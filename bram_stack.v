==> flow/design.v <==
`default_nettype none
module bram_stack #(
    parameter DEPTH_LOG2 = 5,   
    parameter WIDTH = 32
) (
    input clk,
    input reset,
    input push,
    input pop,
    input [WIDTH-1:0] push_data,
    output reg [WIDTH-1:0] top_data = 0,
    output reg [WIDTH-1:0] second_data = 0,
    output reg [DEPTH_LOG2-1:0] depth = 0,
    input read_second,   
    input write_top,     
    input write_second,  
    input [WIDTH-1:0] write_data
);
    localparam SIZE = 2 ** DEPTH_LOG2;
    (* ram_style = "block" *)
    reg [WIDTH-1:0] mem [0:SIZE-1];
    reg [WIDTH-1:0] mem_out = 0;
    reg [DEPTH_LOG2-1:0] sp = 0;
    reg [1:0] state = 0;
    localparam IDLE = 0, READ_TOP = 1, READ_SECOND = 2;
    always @(posedge clk) begin
        if (reset) begin
            sp <= 0;
            depth <= 0;
            state <= IDLE;
        end else begin
            case (state)
                IDLE: begin
                    if (push) begin
                        mem[sp] <= push_data;
                        sp <= sp + 1;
                        depth <= depth + 1;
                        top_data <= push_data;
                    end else if (pop) begin
                        sp <= sp - 1;
                        depth <= depth - 1;
                        if (sp > 1) begin
                            top_data <= mem[sp-2];
                        end
                    end else if (write_top) begin
                        mem[sp-1] <= write_data;
                        top_data <= write_data;
                    end else if (write_second) begin
                        mem[sp-2] <= write_data;
                        second_data <= write_data;
                    end else if (read_second) begin
                        second_data <= mem[sp-2];
                    end
                    if (sp > 0) begin
                        top_data <= mem[sp-1];
                    end
                end
            endcase
        end
    end
endmodule
`default_nettype wire
# Step by step through the tools: bram_stack
# The steps from the RTL of bram_stack to its reports follow in flow order.
# Line numbers count from 1 in the design file above.
# Library cell names are shortened.
# Not given: --
[design]
top_module = "bram_stack"
clock = "clk"
library = "sky130hd"
corner = "tt_025C_1v80"

# After elaboration
# Counts by Yosys on the flattened word-level netlist (proc, flatten, opt, wreduce; memories kept). Register bits leave out memories and registers merged into their read ports (data or address). Print and check cells are left out. Cells with the same type and inputs are merged into one.
# Memory sizes are those after Yosys's memory passes, which may raise the word count (mostly to a power of two), join words into wider ones and drop unused or constant bits.
[bits]
in_bits = 71
regBits = 74
ramBits = 1024
mem_count = 1
wordCells = 73
[mem_list]
columns = ["memory", "words", "width", "rd", "wr", "line", "text"]
rows = [
  ["mem", 32, 32, 2, 1, 21, "reg [WIDTH-1:0] mem [0:SIZE-1];"],
]
[classes]
eq_ne = 1
addsub = 5
reduce_logical = 7
n_mux = 49
compare = 2
logic = 4
[op_table]
columns = ["operator", "n"]
rows = [
  ["2-to-1 mux 32 bit", 19],
  ["2-to-1 mux 5 bit", 17],
  ["OR reduction 32 bit", 2],
  ["2-to-1 mux 1 bit", 13],
  ["adder 5 x 1 -> 5 bit with constant B", 2],
  ["subtractor 5 x 1 -> 5 bit with constant B", 2],
  ["greater-than comparator 5 x 1 -> 1 bit with constant B", 2],
  ["subtractor 5 x 2 -> 5 bit with constant B", 1],
  ["AND reduction 5 bit", 1],
  ["inverter 1 bit", 4],
  ["nonzero test 2 bit", 2],
  ["inequality test 4 x 2 -> 1 bit with constant B", 1],
  ["nonzero test 4 bit", 1],
  ["AND reduction 3 bit", 1],
]

# Longest topological paths
# Yosys ltp: most cells in a row. Word level: on the elaborated netlist, between registers, memories and ports. Mapped: between sequential cells and ports; inverters and the memories' decode and read muxes count.
[logic_depth]
word_depth = 7
ABC_AREA = 1
ltp_mapped = 17
mapped_depth_nobuf = 12

# Netlist
# The flow's flattened synthesis, as Yosys stat reports it; memories are mapped. The netlist is that of the ABC_AREA named above (0 if unset); the other value can give another one.
# Totals and module areas in this step are rounded.
[by_type]
columns = ["type", "n", "type_area_um2"]
rows = [
  ["edfxtp_1", 1088, 3.27E+04],
  ["nand2_1", 2339, 8779.67],
  ["nand3_1", 1260, 6.31E+03],
  ["buf_2", 286, 1.43E+03],
  ["a21oi_1", 265, 1.33E+03],
  ["nor2_1", 300, 1126.08],
  ["o21ai_0", 203, 1.02E+03],
  ["o31ai_1", 128, 960.922],
  ["clkbuf_1", 130, 487.968],
  ["a22oi_1", 32, 240.23],
  ["inv_1", 57, 213.955],
  ["dfxtp_1", 10, 200.192],
  ["buf_1", 46, 172.666],
  ["ha_1", 10, 125.12],
  ["xor2_2", 3, 48.797],
  ["buf_4", 5, 37.536],
  ["o21ai_2", 3, 26.275],
  ["xnor2_1", 3, 26.275],
]
# Other cell types: 12; their cells: 19.
[mapped]
yosys_area_mm2 = 0.05534
seq_area_mm2 = 0.03287
flip_flops = 1098
mapped_cells = 6187

# Path before layout
# Path of least setup slack by OpenSTA after synthesis, without wires, with an ideal clock, recovery checks aside; 20% of the period is set as input and as output delay. Where synthesis merged equal registers, the netlist keeps one of their names.
[synth_timing]
path_type = "input -> register"
from = "input port push"
to = "memory mem[10][0]"
path_slack_ns = 2.386
clock_period_ns = 6.63
t_arrival_ns = 3.823
path_delay_ns = 2.918
path_stages = 10
required_time_ns = 6.209
path_buffers = 1
launch_ns = 1.326
synth_period_reached_ns = 4.244
# "path_delay_ns" is the arrival time less input delay plus setup time.
# "path_stages": output pins that drive a net of the path, with the launching flip-flop's if there is one; two outputs of one cell count as two.
# "synth_period_reached_ns" = period - worst setup slack (recovery checks aside). The figure is calculated, with input and output delays left at 20% of the set period.
# Between the ends stands the longest chain of elaborated cells between them, by number of cells; it is not shown to be the way that was timed. Of several equally long chains one is given.
# Each line given opens the expression or statement behind the cell; cells for indexed reads and writes are added by Yosys, which also makes memories of some case tables.
# The path ends at the enable pin of a flip-flop; only ways to that pin are counted.
[synth_via]
path_cell_list = "buf_2 nor2_1 nand3b_1 nor2_4 inv_1 o211ai_1 o21ai_2 inv_1 nand3_1 nor2_1"
elab_chain_len = 5
[synth_lines]
columns = ["item", "line", "text"]
rows = [
  ["start: declaration", 8, "input push,"],
  ["2-to-1 mux 1 bit", 34, "if (push) begin"],
  ["2-to-1 mux 1 bit", 27, "if (reset) begin"],
  ["OR reduction 32 bit", "--", ""],
  ["2-to-1 mux 5 bit (2 in a row)", "--", ""],
  ["end: declaration", 21, "reg [WIDTH-1:0] mem [0:SIZE-1];"],
]

# Worst path after layout
# Path of least setup slack in the final report of run 1 (OpenROAD, finished layout, wires in). Where an end is a register, its clock arrival counts in the times.
[layout_timing]
path_type = "register -> register"
from = "register sp[0]"
to = "register top_data[9]"
required_time_ns = 9.39
path_slack_ns = 2.79
launch_ns = 0.74
path_stages = 18
clock_period_ns = 8.97
path_buffers = 7
t_arrival_ns = 6.60
# Between the ends stands the longest chain of elaborated cells between them, by number of cells; it is not shown to be the way that was timed. Of several equally long chains one is given.
# A memory read counts as a cell of the chain, while the word-level depth stops at memories.
# At most two assigning lines are given for a register; there are more.
# Ways into the end's enable are left out, as the timed path ends at the data pin.
[layout_via]
path_cell_list = "dfxtp_1 buf_4 inv_2 buf_2 buf_2 buf_2 ha_1 buf_2 inv_1 buf_2 buf_1 nand3_1 nand2_1 a21oi_1 o31ai_1 nand3_1 nand3_1 nand2_1"
elab_chain_len = 6
[layout_lines]
columns = ["item", "line", "text"]
rows = [
  ["start: declaration", 23, "reg [DEPTH_LOG2-1:0] sp = 0;"],
  ["start: assignment", 36, "sp <= sp + 1;"],
  ["start: assignment", 40, "sp <= sp - 1;"],
  ["subtractor 5 x 2 -> 5 bit", 43, "top_data <= mem[sp-2];"],
  ["memory (32 x 32 bit)", 21, "reg [WIDTH-1:0] mem [0:SIZE-1];"],
  ["2-to-1 mux 32 bit", 42, "if (sp > 1) begin"],
  ["2-to-1 mux 32 bit", 39, "end else if (pop) begin"],
  ["2-to-1 mux 32 bit", 34, "if (push) begin"],
  ["2-to-1 mux 32 bit", 54, "if (sp > 0) begin"],
  ["end: assignment", 47, "top_data <= write_data;"],
  ["end: assignment", 55, "top_data <= mem[sp-1];"],
  ["end: declaration", 11, "output reg [WIDTH-1:0] top_data = 0,"],
]

# Measured data: module bram_stack, platform sky130hd, 2 stored runs of the flow under differing settings, order arbitrary. Input and output delays are each 20% of the period that was set; the output load is 0.01 pF.
# "clock_period_reached_ns" means the clock period less the worst setup slack. The figure is calculated, with input and output delays left at 20% of the set period.
# "worst_setup_path_time_ns" is the time allowed to the run's worst setup path (the clock period less input and output delay, where it has them) less its slack. Clock arrival times count: a late capture clock shortens it, a late launch clock lengthens it.
# By "power_total_w" is meant OpenSTA's value without simulated activity: inputs other than the clock are taken to toggle once in ten clock periods, and the tool carries that through the logic.
# The results are shown rounded.

[[run]]
name = "run 1"
[run.settings]
period_ns = 8.97
CORE_UTILIZATION = 51
PLACE_DENSITY_LB_ADDON = 0.06
CELL_PAD_IN_SITES_GLOBAL_PLACEMENT = 1
ABC_AREA = 1
GPL_TIMING_DRIVEN = 0
CTS_CLUSTER_SIZE = 27
CAP_MARGIN = 40
MIN_ROUTING_LAYER = "met1"
CORE_MARGIN = 2
SLEW_MARGIN = 20
[run.results]
worst_setup_path_time_ns = 6.18
worstPathKind = "register -> register"
power_total_w = 0.0153
finalCellArea_mm2 = 0.06558
setup_tns_ns = 0.000
post_route_util_frac = 0.611
synthesis_area_mm2 = 0.05534
setup_worst_slack_ns = 2.788
die_footprint_mm2 = 0.1112
hold_ws_ns = 0.451
clock_period_reached_ns = 6.182

[[run]]
name = "run 2"
[run.settings]
period_ns = 6.16
CORE_UTILIZATION = 68
CAP_MARGIN = 20
CORE_MARGIN = 2
SLEW_MARGIN = 20
[run.results]
worst_setup_path_time_ns = 3.43
worstPathKind = "input -> register"
power_total_w = 0.01986
finalCellArea_mm2 = 0.05794
setup_tns_ns = 0.000
post_route_util_frac = 0.776
synthesis_area_mm2 = 0.05155
setup_worst_slack_ns = 1.493
die_footprint_mm2 = 0.07803
hold_ws_ns = 0.530
clock_period_reached_ns = 4.667
